==> flow/design.v <==
module lif_neuron #(
    parameter THRESHOLD = 16'd1000,
    parameter LEAK_SHIFT = 3
)(
    input wire clk,
    input wire rst_n,
    input wire update_enable,
    input wire signed [15:0] input_sum, 
    output reg fire,
    output reg signed [15:0] potential
);
    wire signed [16:0] calc_potential;
    assign calc_potential = {potential[15], potential} 
                          - {potential[15], (potential >>> LEAK_SHIFT)} 
                          + {input_sum[15], input_sum};
    always @(posedge clk or negedge rst_n) begin
        if (!rst_n) begin
            potential <= 0;
            fire <= 0;
        end else if (update_enable) begin
            if (calc_potential >= $signed({1'b0, THRESHOLD})) begin
                fire <= 1;
                potential <= 0;       
            end else if (calc_potential < 0) begin
                fire <= 0;
                potential <= 0;      
            end else begin
                fire <= 0;
                potential <= calc_potential[15:0];
            end
        end else begin
            fire <= 0;  
        end
    end
endmodule
`timescale 1ns / 1ps
module snn_core #(
    parameter NUM_INPUTS = 256
)(
    input wire clk,
    input wire rst_n,
    input wire program_mode,                
    input wire [$clog2(NUM_INPUTS)-1:0] prog_addr,
    input wire signed [7:0] prog_data,
    input wire prog_wr_en,
    input wire start_tick,                
    input wire spike,                       
    output wire neuron_fire,                
    output wire signed [15:0] monitor_potential,  
    output reg busy                         
);
    reg [$clog2(NUM_INPUTS):0] synapse_idx; 
    reg signed [15:0] current_sum;
    wire signed [7:0] weight_from_ram;
    wire lif_fire;
    reg lif_update_en;
    wire [$clog2(NUM_INPUTS)-1:0] ram_addr_mux;
    wire ram_we_mux;
    assign ram_addr_mux = (program_mode) ? prog_addr  : synapse_idx[$clog2(NUM_INPUTS)-1:0];
    assign ram_we_mux   = (program_mode) ? prog_wr_en : 1'b0;
    synaptic_ram #(.NUM_SYNAPSES(NUM_INPUTS)) syn_ram_inst (
        .clk(clk),
        .write_enable(ram_we_mux),
        .address(ram_addr_mux),
        .data_in(prog_data),
        .weight_out(weight_from_ram)
    );
    lif_neuron #(.THRESHOLD(16'd1000), .LEAK_SHIFT(3)) neuron_inst (
        .clk(clk), .rst_n(rst_n),
        .update_enable(lif_update_en),
        .input_sum(current_sum),
        .fire(neuron_fire),
        .potential(monitor_potential)
    );
    localparam STATE_IDLE    = 2'd0;
    localparam STATE_PROCESS = 2'd1;
    localparam STATE_UPDATE  = 2'd2;
    reg [1:0] state;
    always @(posedge clk or negedge rst_n) begin
        if (!rst_n) begin
            state <= STATE_IDLE;
            synapse_idx <= 0;
            current_sum <= 0;
            busy <= 0;
            lif_update_en <= 0;
        end else begin
            if (program_mode) begin
                state <= STATE_IDLE;
                busy <= 0;
                lif_update_en <= 0;
            end else begin
                lif_update_en <= 0; 
                case (state)
                    STATE_IDLE: begin
                        busy <= 0;
                        if (start_tick) begin
                            state <= STATE_PROCESS;
                            synapse_idx <= 0;
                            current_sum <= 0;
                            busy <= 1;
                        end
                    end
                    STATE_PROCESS: begin
                        if (synapse_idx > 0) begin
                            if (spike) begin 
                                current_sum <= current_sum + weight_from_ram;
                            end
                        end
                        if (synapse_idx == NUM_INPUTS) begin
                            state <= STATE_UPDATE;
                        end else begin
                            synapse_idx <= synapse_idx + 1;
                        end
                    end
                    STATE_UPDATE: begin
                        lif_update_en <= 1; 
                        state <= STATE_IDLE;
                    end
                    default: state <= STATE_IDLE;
                endcase
            end
        end
    end
endmodule
`timescale 1ns / 1ps
module snn_top #(
    parameter NUM_INPUTS = 256
)(
    input wire clk,
    input wire rst_n,
    input wire program_mode,              
    input wire [$clog2(NUM_INPUTS)-1:0] prog_addr,
    input wire signed [7:0] prog_weight_data,
    input wire prog_weight_we,
    input wire start_tick,
    input wire [7:0] pixel_val,     
    output wire neuron_fire,
    output wire signed [15:0] monitor_potential,
    output wire busy
);
    wire [7:0] rng_val;
    wire current_spike;
    assign current_spike = (pixel_val > rng_val) ? 1'b1 : 1'b0;
    xor_shift_rng rng_inst (
        .clk(clk), 
        .rst_n(rst_n), 
        .random_out(rng_val)
    );
    snn_core #(.NUM_INPUTS(NUM_INPUTS)) core_inst (
        .clk(clk),
        .rst_n(rst_n),
        .program_mode(program_mode),
        .prog_addr(prog_addr),
        .prog_data(prog_weight_data),
        .prog_wr_en(prog_weight_we),
        .start_tick(start_tick),
        .spike(current_spike),            
        .neuron_fire(neuron_fire),
        .monitor_potential(monitor_potential),
        .busy(busy)
    );
endmodule
module synaptic_ram #(
    parameter NUM_SYNAPSES = 256,
    parameter WEIGHT_WIDTH = 8
)(
    input wire clk,
    input wire write_enable,
    input wire [$clog2(NUM_SYNAPSES)-1:0] address,
    input wire signed [WEIGHT_WIDTH-1:0] data_in,
    output reg signed [WEIGHT_WIDTH-1:0] weight_out  
);
    reg signed [WEIGHT_WIDTH-1:0] memory [0:NUM_SYNAPSES-1];
    always @(posedge clk) begin
        if (write_enable) begin
            memory[address] <= data_in;
        end
        weight_out <= memory[address]; 
    end
endmodule
module xor_shift_rng (
    input wire clk,
    input wire rst_n,
    output reg [7:0] random_out
);
    reg [31:0] state;
    wire [31:0] shift1 = state ^ (state << 13);
    wire [31:0] shift2 = shift1 ^ (shift1 >> 17);
    wire [31:0] shift3 = shift2 ^ (shift2 << 5);
    always @(posedge clk or negedge rst_n) begin
        if (!rst_n) begin
            state <= 32'd2463534242;  
            random_out <= 0;
        end else begin
            state <= shift3;
            random_out <= shift3[7:0];  
        end
    end
endmodule
== From RTL to reports: snn_top ==
The steps from the RTL of snn_top to its reports follow in flow order.
Line numbers count from 1 in the design file above.
Operators carry their Yosys type and port widths (W data, S select, Z words).
Cell names lack the library's common part.
A cell with - has no value.
Inputs
  design top: snn_top
  clock input: clk
  cell library: sky130hd
  corner: tt_025C_1v80

== Elaborated design ==
Source: Yosys, flattened and elaborated, memories not mapped. Widths are those after wreduce. Registers that Yosys merges into a memory's read port (data or address) are not register bits. Print and check cells do not count. Equal cells are merged and count once.
Memory sizes are those after Yosys's memory passes, which may raise the word count (mostly to a power of two), join words into wider ones and drop unused or constant bits.
Operators by class
  add/sub/neg operators: 4
  magnitude comparators: 4
  equal/unequal tests: 9
  multiplexer cells: 26
  bitwise operators: 4
  reductions and logical operators: 6
Operators with widths (count)
  $mux W16: 5
  $xor A32 B32 Y32: 2
  $xor A32 B15 Y32: 1
  $pmux W16 S2: 1
  $mux W8: 3
  $pmux W9 S2: 1
  $mux W9: 2
  $sub A16 B13 Y17: 1
  $lt A17 B1 Y1 const B: 1
  $ge A17 B11 Y1 const B: 1
  $add A17 B17 Y17: 1
  $add A16 B8 Y16: 1
  $mux W1: 10
  $add A9 B1 Y9 const B: 1
  $gt A9 B1 Y1 const B: 1
  $eq A9 B9 Y1 const B: 1
  $gt A8 B8 Y1: 1
  $ne A2 B2 Y1 const B: 3
  $mux W2: 3
  $reduce_and A5 Y1: 1
  $reduce_bool A2 Y1: 2
  $reduce_and A4 Y1: 1
  $pmux W2 S2: 1
  $ne A3 B2 Y1 const B: 1
  $ne A3 B3 Y1 const B: 1
  $eq A2 B1 Y1 const B: 1
  $ne A2 B1 Y1 const B: 1
  $eq A2 B2 Y1 const B: 1
Other operator kinds: 3; their cells: 3.
Word-level totals
  register bits after elaboration: 86
  memory bits (writable): 2048
  word width x clocked read ports: 8
  memories: 1
  output and inout bits: 18
  word-level cells: 63
Memories
  core_inst.syn_ram_inst.memory: depth 256, width 8, rd ports 1, write ports 1, line 173  | reg signed [WEIGHT_WIDTH-1:0] memory [0:NUM_SYNAPSES-1];

== Depth ==
Depth = most cells in a row (Yosys ltp): at word level without a register or memory, in the mapped netlist without a sequential cell, where the memories' decode and read muxes count.
Depth
  word-level depth: 5
  ABC_AREA: 1
  mapped depth: 20
  depth with buffers taken out: 20

== Netlist ==
Source: synth_stat.txt of the flow (Yosys; design flattened, memories mapped). It holds for the ABC_AREA given above (unset counts as 0); a run with the other value may have another netlist.
Mapped netlist
  cells in the netlist: 8521
  cell area after synthesis: 90062.6 um^2
  flip-flops: 2138
Cell types (count)
  edfxtp_1: 2048
  nand2_1: 4589
  nand3_1: 349
  nor2_1: 466
  dfrtp_1: 67
  buf_2: 226
  clkbuf_1: 142
  inv_1: 141
  ha_1: 42
  o21ai_0: 90
  xor2_1: 49
  dfstp_2: 15
  fa_1: 16
  a21oi_1: 54
  xnor2_1: 28
  nand4_1: 35
  dfxtp_1: 8
  buf_1: 33
Other cell types: 28; their cells: 123.

== Path before layout ==
Source: OpenSTA report_checks on the synthesized netlist (no wires, ideal clock, input and output delay 20% of the period each), path of least setup slack; recovery checks are left aside. Register names are those of the netlist, which keeps one name where synthesis merged equal registers.
Path after synthesis
  path type: input to register
  start: input port program_mode
  end: memory core_inst.syn_ram_inst.memory[107][0]
  clock period: 4.26 ns
  input delay: 0.852 ns
  launch time at the first pin: 0.852 ns
  arrival time: 2.662 ns
  setup slack: 1.228 ns
  path delay: 2.180 ns
  stages: 10
  path buffers: 5
  period reached after synthesis: 3.032 ns
"path delay" is the arrival time less input delay plus setup time.
"stages": output pins that drive a net of the path, with the launching flip-flop's if there is one; two outputs of one cell count as two.
"period reached after synthesis" = period - worst setup slack (recovery checks aside). The figure is calculated, with input and output delays left at 20% of the set period.
Between the ends stands the longest chain of elaborated cells between them, by number of cells; it is not shown to be the way that was timed. Of several equally long chains one is given.
Each line given opens the expression or statement behind the cell; cells for indexed reads and writes are added by Yosys, which also makes memories of some case tables.
The path ends at the enable pin of a flip-flop; only ways to that pin are counted.
On the way, after synthesis
  cell sequence: buf_4 buf_6 nor2_2 nor2_4 nor2_1 buf_2 buf_2 nand3_2 clkbuf_1 nor2_1
  length of the longest elaborated chain: 2
  elaborated cells on any way between the ends: 4
RTL lines, path after synthesis
  start: declaration: line 131  | input wire program_mode,
  $mux W8: line 59  | assign ram_addr_mux = (program_mode) ? prog_addr  : synapse_idx[$clog2(NUM_INPUTS)-1:0];
  $mux W8: line 175  | if (write_enable) begin
  end: declaration: line 173  | reg signed [WEIGHT_WIDTH-1:0] memory [0:NUM_SYNAPSES-1];

== Timing after layout ==
Path of least setup slack in the final report of record 1 (OpenROAD, finished layout, wires in). Where an end is a register, its clock arrival counts in the times.
Path after layout
  path type: input to register
  start: input port program_mode
  end: register core_inst.syn_ram_inst.weight_out[5]
  clock period: 7.01 ns
  input delay: 1.40 ns
  launch time at the first pin: 1.40 ns
  arrival time: 6.72 ns
  setup slack: 1.13 ns
  stages: 18
  path buffers: 4
Between the ends stands the longest chain of elaborated cells between them, by number of cells; it is not shown to be the way that was timed. Of several equally long chains one is given.
On the way, after layout
  cell sequence: clkdlybuf4s50_1 inv_2 nand2_2 nand2_8 nor2_4 buf_12 buf_12 buf_4 nand2_1 nand3_1 nand2_1 nand2_1 nor2_1 nor2_1 nor2_1 nand3_1 nor2_1 nand2_1
  length of the longest elaborated chain: 1
  elaborated cells on any way between the ends: 1
RTL lines, path after layout
  start: declaration: line 131  | input wire program_mode,
  $mux W8: line 59  | assign ram_addr_mux = (program_mode) ? prog_addr  : synapse_idx[$clog2(NUM_INPUTS)-1:0];
  end: declaration: line 171  | output reg signed [WEIGHT_WIDTH-1:0] weight_out

Data sheet: physical implementation of snn_top

Design snn_top on sky130hd. What follows are 2 stored runs of the flow, each under its own settings; their order means nothing. The constraints put input and output delay at 20% of the set period each and load the outputs with 0.01 pF.
By "achieved clock period (ns)" is meant the clock period of the run minus its worst setup slack. This is arithmetic on one report: input and output delays are still those of the set period (20% each).
"worst setup path time (ns)" = time allowed to the worst setup path (clock period - input delay - output delay, where it has them) - its slack; a late launch clock adds to it, a late capture clock takes from it.
"finish__power__total": no workload was simulated; the value follows from the tool's default switching activity.

settings of record 1
{
  "period_ns": 7.01,
  "CORE_UTILIZATION": 51,
  "SETUP_SLACK_MARGIN": 1.04,
  "PLACE_DENSITY_LB_ADDON": 0.28,
  "CELL_PAD_IN_SITES_DETAIL_PLACEMENT": 1,
  "ABC_AREA": 1,
  "GPL_TIMING_DRIVEN": 1,
  "GPL_ROUTABILITY_DRIVEN": 0,
  "MAX_ROUTING_LAYER": "met5",
  "CAP_MARGIN": 20,
  "CORE_MARGIN": 2,
  "SLEW_MARGIN": 20
}
report of record 1
yosys chip area after synthesis (um^2): 90062.6
finish__design__die__area: 179971.0
finish__design__instance__utilization: 0.5702
finish__timing__setup__ws: 1.130
finish__timing__setup__tns: 0.000
finish__timing__hold__ws: 0.422
finish__power__total: 2.953e-02
achieved clock period (ns): 5.880
worst setup path time (ns): 4.48
worst setup path kind: input to register

settings of record 2
{
  "period_ns": 3.14,
  "CORE_UTILIZATION": 29,
  "SETUP_SLACK_MARGIN": -0.29,
  "PLACE_DENSITY": 0.54,
  "CORE_MARGIN": 7,
  "CELL_PAD_IN_SITES_GLOBAL_PLACEMENT": 2,
  "GPL_TIMING_DRIVEN": 1,
  "CTS_CLUSTER_DIAMETER": 75,
  "SLEW_MARGIN": 0,
  "MIN_ROUTING_LAYER": "met1",
  "CAP_MARGIN": 20
}
report of record 2
yosys chip area after synthesis (um^2): 86088.8
finish__design__die__area: 312308.0
finish__design__instance__utilization: 0.3757
finish__timing__setup__ws: -0.317
finish__timing__setup__tns: -16.157
finish__timing__hold__ws: 0.171
finish__power__total: 7.023e-02
achieved clock period (ns): 3.457
worst setup path time (ns): 3.46
worst setup path kind: register to register
